==> flow/design.v <==
module AVS_ACCELERATOR #
(
  parameter integer avs_avalonslave_data_width = 32,
  parameter integer avs_avalonslave_address_width = 4,
  parameter integer avm_avalonmaster_data_width = 32,
  parameter integer avm_avalonmaster_address_width = 32
)
(
  input wire csi_clock_clk,
  input wire csi_clock_reset,
  input wire [avs_avalonslave_address_width - 1:0] avs_avalonslave_address,
  output wire avs_avalonslave_waitrequest,
  input wire avs_avalonslave_read,
  input wire avs_avalonslave_write,
  output wire [avs_avalonslave_data_width - 1:0] avs_avalonslave_readdata,
  input wire [avs_avalonslave_data_width - 1:0] avs_avalonslave_writedata,
  output wire [avm_avalonmaster_address_width - 1:0] avm_avalonmaster_address,
  input wire avm_avalonmaster_waitrequest,
  output wire avm_avalonmaster_read,
  output wire avm_avalonmaster_write,
  input wire [avm_avalonmaster_data_width - 1:0] avm_avalonmaster_readdata,
  output wire [avm_avalonmaster_data_width - 1:0] avm_avalonmaster_writedata
);
wire start;
wire done;
wire init_start;
wire [10:0] num;
wire [18:0] size;
wire [31:0] raddr;
wire [31:0] laddr;
wire [31:0] waddr;
AVS_AVALONSLAVE_CTRL #
(
  .AVS_AVALONSLAVE_DATA_WIDTH(avs_avalonslave_data_width),
  .AVS_AVALONSLAVE_ADDRESS_WIDTH(avs_avalonslave_address_width)
) AVS_AVALONSLAVE_CTRL_INST  
(
  .START(start),
  .DONE(done),
  .INIT_START(init_start),
  .NUM(num),
  .SIZE(size),
  .RADDR(raddr),
  .LADDR(laddr),
  .WADDR(waddr),
  .CSI_CLOCK_CLK(csi_clock_clk),
  .CSI_CLOCK_RESET(csi_clock_reset),
  .AVS_AVALONSLAVE_ADDRESS(avs_avalonslave_address),
  .AVS_AVALONSLAVE_WAITREQUEST(avs_avalonslave_waitrequest),
  .AVS_AVALONSLAVE_READ(avs_avalonslave_read),
  .AVS_AVALONSLAVE_WRITE(avs_avalonslave_write),
  .AVS_AVALONSLAVE_READDATA(avs_avalonslave_readdata),
  .AVS_AVALONSLAVE_WRITEDATA(avs_avalonslave_writedata)
);
AVM_AVALONMASTER_MAGNITUDE #
(
  .AVM_AVALONMASTER_DATA_WIDTH(avm_avalonmaster_data_width),
  .AVM_AVALONMASTER_ADDRESS_WIDTH(avm_avalonmaster_address_width)
) AVM_AVALONMASTER_MAGNITUDE_INST  
(
  .START(start),
  .DONE(done),
  .INIT_START(init_start),
  .NUM(num),
  .SIZE(size),
  .RADDR(raddr),
  .LADDR(laddr),
  .WADDR(waddr),
  .CSI_CLOCK_CLK(csi_clock_clk),
  .CSI_CLOCK_RESET(csi_clock_reset),
  .AVM_AVALONMASTER_ADDRESS(avm_avalonmaster_address),
  .AVM_AVALONMASTER_WAITREQUEST(avm_avalonmaster_waitrequest),
  .AVM_AVALONMASTER_READ(avm_avalonmaster_read),
  .AVM_AVALONMASTER_WRITE(avm_avalonmaster_write),
  .AVM_AVALONMASTER_READDATA(avm_avalonmaster_readdata),
  .AVM_AVALONMASTER_WRITEDATA(avm_avalonmaster_writedata)
);
endmodule
module AVM_AVALONMASTER_MAGNITUDE #
(
  parameter integer AVM_AVALONMASTER_DATA_WIDTH = 32,
  parameter integer AVM_AVALONMASTER_ADDRESS_WIDTH = 32
)
(
  input wire START,
  output wire DONE,
  output wire INIT_START,
  input wire [10:0] NUM,
  input wire [18:0] SIZE,
  input wire [AVM_AVALONMASTER_DATA_WIDTH - 1:0] RADDR,
  input wire [AVM_AVALONMASTER_DATA_WIDTH - 1:0] LADDR,
  input wire [AVM_AVALONMASTER_DATA_WIDTH - 1:0] WADDR,
  input wire CSI_CLOCK_CLK,
  input wire CSI_CLOCK_RESET,
  output wire [AVM_AVALONMASTER_ADDRESS_WIDTH - 1:0] AVM_AVALONMASTER_ADDRESS,
  input wire AVM_AVALONMASTER_WAITREQUEST,
  output wire AVM_AVALONMASTER_READ,
  output wire AVM_AVALONMASTER_WRITE,
  input wire [AVM_AVALONMASTER_DATA_WIDTH - 1:0] AVM_AVALONMASTER_READDATA,
  output wire [AVM_AVALONMASTER_DATA_WIDTH - 1:0] AVM_AVALONMASTER_WRITEDATA
);
  reg done;
  reg init_start;
  reg [AVM_AVALONMASTER_ADDRESS_WIDTH - 1:0] address;
  reg read;
  reg write;
  wire [AVM_AVALONMASTER_DATA_WIDTH - 1:0] writedata;
  assign DONE = done;
  assign INIT_START = init_start;
  assign AVM_AVALONMASTER_ADDRESS = address;
  assign AVM_AVALONMASTER_READ = read;
  assign AVM_AVALONMASTER_WRITE = write;
  assign AVM_AVALONMASTER_WRITEDATA = writedata;
  wire [31:0] abs_rdata = AVM_AVALONMASTER_READDATA[31] ? (~AVM_AVALONMASTER_READDATA + 32'h1) : AVM_AVALONMASTER_READDATA;
  wire wr = AVM_AVALONMASTER_WAITREQUEST;
  reg [63:0] sum;
  reg [31:0] waddr, raddr, laddr;
  reg [18:0] cnt2;
  reg [10:0] cnt1;
  reg [1:0] sel_addr;
  reg init1, init2, init_waddr, inc_waddr, init_raddr, inc_raddr, init_laddr, inc_laddr, init_sum, inc_sum, sel_data;
  wire co1, co2;
  parameter [2:0] idle = 3'h0, init = 3'h1, right_read = 3'h2, left_read = 3'h3, WLW = 3'h4, WHW = 3'h5;
  always @(posedge CSI_CLOCK_CLK) begin
    if(CSI_CLOCK_RESET == 0) cnt1 <= 11'h0;
    else if(init1) cnt1 <= NUM - 11'h1;
    else if(inc_waddr) cnt1 <= cnt1 - 11'h1;
  end
  assign co1 = ~(|cnt1);
  always @(posedge CSI_CLOCK_CLK) begin
    if(CSI_CLOCK_RESET == 0) waddr <= 32'h0;
    else if(init_waddr) waddr <= WADDR;
    else if(inc_waddr) waddr <= waddr + 32'h8;
  end
  always @(posedge CSI_CLOCK_CLK) begin
    if(CSI_CLOCK_RESET == 0) cnt2 <= 19'h0;
    else if(init2) cnt2 <= SIZE - 19'h1;
    else if(inc_raddr || inc_laddr) cnt2 <= cnt2 - 19'h1;
  end
  assign co2 = ~(|cnt2);
  always @(posedge CSI_CLOCK_CLK) begin
    if(CSI_CLOCK_RESET == 0) raddr <= 32'h0;
    else if(init_raddr) raddr <= RADDR;
    else if(inc_raddr) raddr <= raddr + 32'h4;
  end
  always @(posedge CSI_CLOCK_CLK) begin
    if(CSI_CLOCK_RESET == 0) laddr <= 32'h0;
    else if(init_laddr) laddr <= LADDR;
    else if(inc_laddr) laddr <= laddr + 32'h4;
  end
  always @(waddr, raddr, laddr, sel_addr) begin
    case(sel_addr)
      2'h0: address = raddr;
      2'h1: address = laddr;
      2'h2: address = waddr;
      2'h3: address = waddr + 32'h4;
      default: address = 32'h0;
    endcase
  end
  always @(posedge CSI_CLOCK_CLK) begin
    if(CSI_CLOCK_RESET == 0) sum <= 64'h0;
    else if(init_sum) sum <= 64'h0;
    else if(inc_sum) sum <= sum + abs_rdata;
  end
  assign writedata = sel_data ? sum[63:32] : sum[31:0];
  reg [2:0] ps, ns;
  always @(ps, START, wr, co1, co2) begin
    begin ns = idle; {read, write, init1, init2, init_waddr, inc_waddr, init_raddr, inc_raddr, init_laddr, inc_laddr, init_sum, inc_sum, sel_addr, sel_data, done, init_start} = 17'h0; end
    case(ps)
      idle: begin ns = START ? init : idle; end
      init: begin ns = right_read; init1 = 1'h1; init2 = 1'h1; init_waddr = 1'h1; init_raddr = 1'h1; init_laddr = 1'h1; init_sum = 1'h1; init_start = 1'h1; end
      right_read: begin ns = (~wr && co2) ? left_read : right_read; read = 1'h1; inc_sum = ~wr; inc_raddr = ~wr; init2 = (~wr && co2); end
      left_read: begin ns = (~wr && co2) ? WLW : left_read; read = 1'h1; inc_sum = ~wr; inc_laddr = ~wr; init2 = (~wr && co2); sel_addr = 2'h1; end
      WLW: begin ns = wr ? WLW : WHW; write = 1'h1; sel_addr = 2'h2; end
      WHW: begin ns = (~wr && co1) ? idle : (~wr && ~co1) ? right_read : WHW; write = 1'h1; sel_addr = 2'h3; sel_data = 1'h1; inc_waddr = ~wr; init_sum = ~wr; done = (~wr && co1); end
      default: begin ns = idle; {read, write, init1, init2, init_waddr, inc_waddr, init_raddr, inc_raddr, init_laddr, inc_laddr, init_sum, inc_sum, sel_addr, sel_data, done, init_start} = 17'h0; end
    endcase
  end
  always @(posedge CSI_CLOCK_CLK) begin
    if(CSI_CLOCK_RESET == 0) ps <= idle;
    else ps <= ns;
  end
endmodule
module AVS_AVALONSLAVE_CTRL #
(
  parameter integer AVS_AVALONSLAVE_DATA_WIDTH = 32,
  parameter integer AVS_AVALONSLAVE_ADDRESS_WIDTH = 4
)
(
  output wire START,
  input wire DONE,
  input wire INIT_START,
  output wire [10:0] NUM,
  output wire [18:0] SIZE,
  output wire [AVS_AVALONSLAVE_DATA_WIDTH - 1:0] RADDR,
  output wire [AVS_AVALONSLAVE_DATA_WIDTH - 1:0] LADDR,
  output wire [AVS_AVALONSLAVE_DATA_WIDTH - 1:0] WADDR,
  input wire CSI_CLOCK_CLK,
  input wire CSI_CLOCK_RESET,
  input wire [AVS_AVALONSLAVE_ADDRESS_WIDTH - 1:0] AVS_AVALONSLAVE_ADDRESS,
  output wire AVS_AVALONSLAVE_WAITREQUEST,
  input wire AVS_AVALONSLAVE_READ,
  input wire AVS_AVALONSLAVE_WRITE,
  output wire [AVS_AVALONSLAVE_DATA_WIDTH - 1:0] AVS_AVALONSLAVE_READDATA,
  input wire [AVS_AVALONSLAVE_DATA_WIDTH - 1:0] AVS_AVALONSLAVE_WRITEDATA
);
  wire start;
  wire wait_request;
  reg [AVS_AVALONSLAVE_DATA_WIDTH - 1:0] read_data;
  wire [10:0] num;
  wire [18:0] size;
  wire [AVS_AVALONSLAVE_DATA_WIDTH - 1:0] raddr;
  wire [AVS_AVALONSLAVE_DATA_WIDTH - 1:0] laddr;
  wire [AVS_AVALONSLAVE_DATA_WIDTH - 1:0] waddr;
  reg [AVS_AVALONSLAVE_DATA_WIDTH - 1:0] slv_reg0;
  reg [AVS_AVALONSLAVE_DATA_WIDTH - 1:0] slv_reg1;
  reg [AVS_AVALONSLAVE_DATA_WIDTH - 1:0] slv_reg2;
  reg [AVS_AVALONSLAVE_DATA_WIDTH - 1:0] slv_reg3;
  assign START = start;
  assign NUM = num;
  assign SIZE = size;
  assign RADDR = raddr;
  assign LADDR = laddr;
  assign WADDR = waddr;
  assign AVS_AVALONSLAVE_WAITREQUEST = wait_request;
  assign AVS_AVALONSLAVE_READDATA = read_data;
  always @(AVS_AVALONSLAVE_READ, AVS_AVALONSLAVE_ADDRESS, slv_reg0, slv_reg1, slv_reg2, slv_reg3)
  begin
    read_data = 32'bz;
    if(AVS_AVALONSLAVE_READ)
    begin
		  case(AVS_AVALONSLAVE_ADDRESS >> 2)
				0: read_data = slv_reg0;
				1: read_data	= slv_reg1;
				2: read_data	= slv_reg2;
				3: read_data = slv_reg3;
		    default: read_data = 32'h0;
		  endcase
    end
  end
  always @(posedge CSI_CLOCK_CLK)
  begin
    if(CSI_CLOCK_RESET == 0)
    begin
      slv_reg0 <= 0;
      slv_reg1 <= 0;
      slv_reg2 <= 0;
      slv_reg3 <= 0;
    end
    if(AVS_AVALONSLAVE_WRITE)
    begin
      case(AVS_AVALONSLAVE_ADDRESS >> 2)
      0: slv_reg0 <= AVS_AVALONSLAVE_WRITEDATA;
      1: slv_reg1 <= AVS_AVALONSLAVE_WRITEDATA;
      2: slv_reg2 <= AVS_AVALONSLAVE_WRITEDATA;
      3: slv_reg3 <= AVS_AVALONSLAVE_WRITEDATA;
      default:
      begin
        slv_reg0 <= slv_reg0;
        slv_reg1 <= slv_reg1;
        slv_reg2 <= slv_reg2;
        slv_reg3 <= slv_reg3;
      end
      endcase
    end
    if(DONE)
    begin
      slv_reg0 <= (slv_reg0 | 32'h80000000);
    end
    if(INIT_START)
    begin
      slv_reg0 <= (slv_reg0 & 32'hFFFFFFFE);
    end
  end
  assign start = slv_reg0[0];
  assign num = slv_reg0[11:1];
  assign size = slv_reg0[30:12];
  assign raddr = slv_reg1;
  assign laddr = slv_reg2;
  assign waddr = slv_reg3;
  assign wait_request = 1'b0;
endmodule
## Reports on AVS_ACCELERATOR

The steps from the RTL of AVS_ACCELERATOR to its reports follow in flow order.
Lines are those of the file above, counted from 1.
Operators: Yosys type, input widths -> output width; for muxes data width and select width s.
Cell names lack the library's common part.
Not given: --

- Top: AVS_ACCELERATOR
- Clock input: csi_clock_clk
- Cell library: sky130hd
- Corner: tt_025C_1v80

## Word level

Yosys after proc, flatten, opt, wreduce and memory -nomap, before mapping. Memory bits, and registers merged into a memory's read port (data or address), are not among the register bits. Print and check cells are not counted. Equal cells are merged and count once.

- Bits in registers: 321
- Output and inout bits: 99

- $add $sub $neg: 10
- Equality and inequality tests: 18
- Mux-type cells: 48
- Bitwise logic cells: 7
- Reductions and logical operators: 23

Operator list:

| cell | count |
|---|---|
| $mux 32 | 19 |
| $pmux 32 s4 | 2 |
| $pmux 32 s2 | 4 |
| $add 32x3->32 const B | 3 |
| $add 64x32->64 | 1 |
| $sub 19x1->19 const B | 2 |
| $mux 19 | 2 |
| $add 32x1->32 const B | 1 |
| $add 32x4->32 const B | 1 |
| $not 32->32 | 1 |
| $logic_not 32->1 | 1 |
| $sub 11x1->11 const B | 2 |
| $mux 11 | 2 |
| $reduce_or 19->1 | 1 |
| $pmux 3 s6 | 1 |
| $ne 3x2->1 const B | 4 |
| $reduce_or 3->1 | 4 |
| $mux 1 | 12 |
| $reduce_or 11->1 | 1 |
| $mux 3 | 3 |
| $eq 2x2->1 const B | 4 |
| $reduce_bool 2->1 | 4 |
| $ne 4x2->1 const B | 2 |
| $not 1->1 | 6 |
| $reduce_or 2->1 | 3 |
| $eq 3x2->1 const B | 2 |
| $eq 3x3->1 const B | 2 |
| $pmux 2 s3 | 1 |

Other operator kinds: 10; their cells: 15.

## Longest topological paths

Longest topological path by Yosys (ltp), each cell counted once; first at word level (registers and memories cut), then after technology mapping (sequential cells cut; the memories' decode and read muxes count).

- Word-level depth: 6
- ABC_AREA: 0
- Gate-level depth with buffers: 20

## Mapped cells and area

Source: synth_stat.txt of the flow (Yosys; design flattened, memories mapped). It holds for the ABC_AREA given above (unset counts as 0); a run with the other value may have another netlist.
The area totals of this step are shown rounded.

- Cells in the netlist: 2472
- Cell area after synthesis: 20500 um^2
- Flip-flop cells: 324
- Buffer cells: 163

Cell types:

| cell | count |
|---|---|
| dfxtp_1 | 197 |
| edfxtp_1 | 127 |
| nand2_1 | 450 |
| o21ai_0 | 218 |
| nor2_1 | 231 |
| xnor2_1 | 92 |
| mux4_2 | 32 |
| a21oi_1 | 142 |
| xor2_1 | 79 |
| mux2i_1 | 53 |
| clkbuf_1 | 141 |
| ha_1 | 41 |
| a211oi_1 | 67 |
| nand3_1 | 79 |
| mux2_2 | 34 |
| nor3_1 | 67 |
| nand4_1 | 44 |
| and3_1 | 33 |

Other cell types: 55; their cells: 345.
The figures by module come from a second, unflattened synthesis with its own total; it is not the netlist above.

- Cells (unflattened synthesis): 2556
- Area (unflattened synthesis): 21000 um^2

Each row is one instance without its submodules.

By module:

| module | times used | cells | area (um^2) |
|---|---|---|---|
| AVM_AVALONMASTER_MAGNITUDE | 1 | 1923 | 14300 |
| AVS_AVALONSLAVE_CTRL | 1 | 633 | 6710 |
| AVS_ACCELERATOR | 1 | 0 | 0.0 |

## Timing after synthesis

OpenSTA on the mapped netlist: ideal clock, no wires. The path of least setup slack (recovery checks aside). Input and output delay are each 20% of the period. Register names are those of the netlist, which keeps one name where synthesis merged equal registers.

- Kind: input port to flip-flop
- Start point: input port avm_avalonmaster_readdata[13]
- End point: register AVM_AVALONMASTER_MAGNITUDE_INST.sum[35]
- Period: 8.1 ns
- Library setup time: 0.128 ns
- Time at the first pin: 1.620 ns
- Arrival: 6.085 ns
- Required time: 7.972 ns
- Slack: 1.887 ns
- Delay of the path: 4.593 ns
- Stages: 17
- Synthesis period reached: 6.213 ns

"delay of the path" = arrival - input delay + setup time.
"stages" counts driving pins, that of a launching flip-flop among them; a cell with two outputs on the path counts twice.
"synthesis period reached" is the clock period less the worst setup slack; recovery checks do not enter. This is arithmetic on one report: input and output delays are still those of the set period (20% each).
The rows between start and end are the longest chain of elaborated cells between them; the timing report does not say that the signal goes this way. Where chains are equally long, one stands for them.
A line is the first line of the expression or statement that the cell stems from. Yosys adds cells for indexed reads and writes and turns some case tables into memories.
A register here has more assigning lines than the two given.

- Path through: or4_4 > or3_4 > or3_4 > or4_1 > or4_4 > nand2b_4 > o31ai_4 > xnor2_1 > ha_1 > or3_1 > o221a_2 > a22o_1 > a31oi_1 > clkbuf_1 > clkbuf_1 > xor2_1 > nor2_1
- Length of the longest elaborated chain: 4
- Elaborated cells on any way between the ends: 4
- Source lines of those cells: 2

Ends and longest elaborated chain, post-synthesis:

| element | RTL line | text |
|---|---|---|
| start, declared | 21 | `input wire [avm_avalonmaster_data_width - 1:0] avm_avalonmaster_readdata,` |
| $not 32->32 | 114 | `wire [31:0] abs_rdata = AVM_AVALONMASTER_READDATA[31] ? (~AVM_AVALONMASTER_READDATA + 32'h1) : AVM_AVALONMASTE ...` |
| $add 32x1->32 | 114 |  |
| $mux 32 | 114 |  |
| $add 64x32->64 | 163 | `else if(inc_sum) sum <= sum + abs_rdata;` |
| end, assigned | 162 | `else if(init_sum) sum <= 64'h0;` |
| end, assigned | 163 |  |
| end, declared | 116 | `reg [63:0] sum;` |

## Path in the finished layout

Path of least setup slack in the final report of flow run 1 (OpenROAD, finished layout, wires in). Where an end is a register, its clock arrival counts in the times.

- Kind: input port to flip-flop
- Start point: input port avm_avalonmaster_readdata[13]
- End point: register AVM_AVALONMASTER_MAGNITUDE_INST.sum[61]
- Period: 4.04 ns
- Library setup time: 0.08 ns
- Time at the first pin: 0.81 ns
- Arrival: 5.29 ns
- Required time: 4.51 ns
- Slack: -0.79 ns
- Stages: 16

The rows between start and end are the longest chain of elaborated cells between them; the timing report does not say that the signal goes this way. Where chains are equally long, one stands for them.
A register here has more assigning lines than the two given.

- Path through: buf_6 > or4_4 > or3_4 > or3_4 > or4_4 > or4_4 > o31ai_4 > xnor2_1 > ha_1 > nand3_2 > or3_4 > o21ai_4 > a221oi_2 > buf_4 > or4_4 > a21oi_2
- Length of the longest elaborated chain: 4
- Elaborated cells on any way between the ends: 4
- Source lines of those cells: 2

Ends and longest elaborated chain, post-layout:

| element | RTL line | text |
|---|---|---|
| start, declared | 21 | `input wire [avm_avalonmaster_data_width - 1:0] avm_avalonmaster_readdata,` |
| $not 32->32 | 114 | `wire [31:0] abs_rdata = AVM_AVALONMASTER_READDATA[31] ? (~AVM_AVALONMASTER_READDATA + 32'h1) : AVM_AVALONMASTE ...` |
| $add 32x1->32 | 114 |  |
| $mux 32 | 114 |  |
| $add 64x32->64 | 163 | `else if(inc_sum) sum <= sum + abs_rdata;` |
| end, assigned | 162 | `else if(init_sum) sum <= 64'h0;` |
| end, assigned | 163 |  |
| end, declared | 116 | `reg [63:0] sum;` |

## Implementation results

Stored flow runs of AVS_ACCELERATOR (2 of them; Yosys, OpenROAD, sky130hd). They differ in their settings and are not a sequence. Constraints: input delay and output delay 20% of the set period each, output load 0.01 pF.
"clock period reached" = clock period - worst setup slack. The figure is calculated, with input and output delays left at 20% of the set period.
By "time of the worst setup path" is meant the share of the clock period that the worst setup path is allowed (20% is reserved at inputs, 20% at outputs), minus its slack. Clock arrival times at its registers enter into it.
"overall power" is the tool's figure for a default switching activity; nothing was simulated.
Values from the reports are rounded here.
A setting shown as . is not set for that run.

| setting or result | flow run 1 | flow run 2 |
|---|---|---|
| period_ns | 4.04 | 6.21 |
| CORE_UTILIZATION | 32 | 33 |
| SETUP_SLACK_MARGIN | 0.7 | . |
| PLACE_DENSITY_LB_ADDON | 0.26 | . |
| CELL_PAD_IN_SITES_DETAIL_PLACEMENT | 0 | . |
| GPL_TIMING_DRIVEN | 1 | . |
| CAP_MARGIN | 0 | 20 |
| MIN_ROUTING_LAYER | met1 | . |
| CORE_MARGIN | 2 | 2 |
| SLEW_MARGIN | 20 | 20 |
| overall power (mW) | 9.69 | 5.92 |
| clock period reached (ns) | 4.825 | 5.700 |
| setup slack of the worst path (ns) | -0.785 | 0.510 |
| worst hold slack after layout (ns) | 0.488 | 0.475 |
| die outline area (um^2) | 66100 | 64100 |
| summed negative setup slack (ns) | -27.3 | 0.000 |
| time of the worst setup path (ns) | 4.02 | 4.46 |
| critical path kind | input port to flip-flop | input port to flip-flop |
| netlist area reported by Yosys (um^2) | 20500 | 20500 |
| utilization (%) | 44.4 | 40.0 |
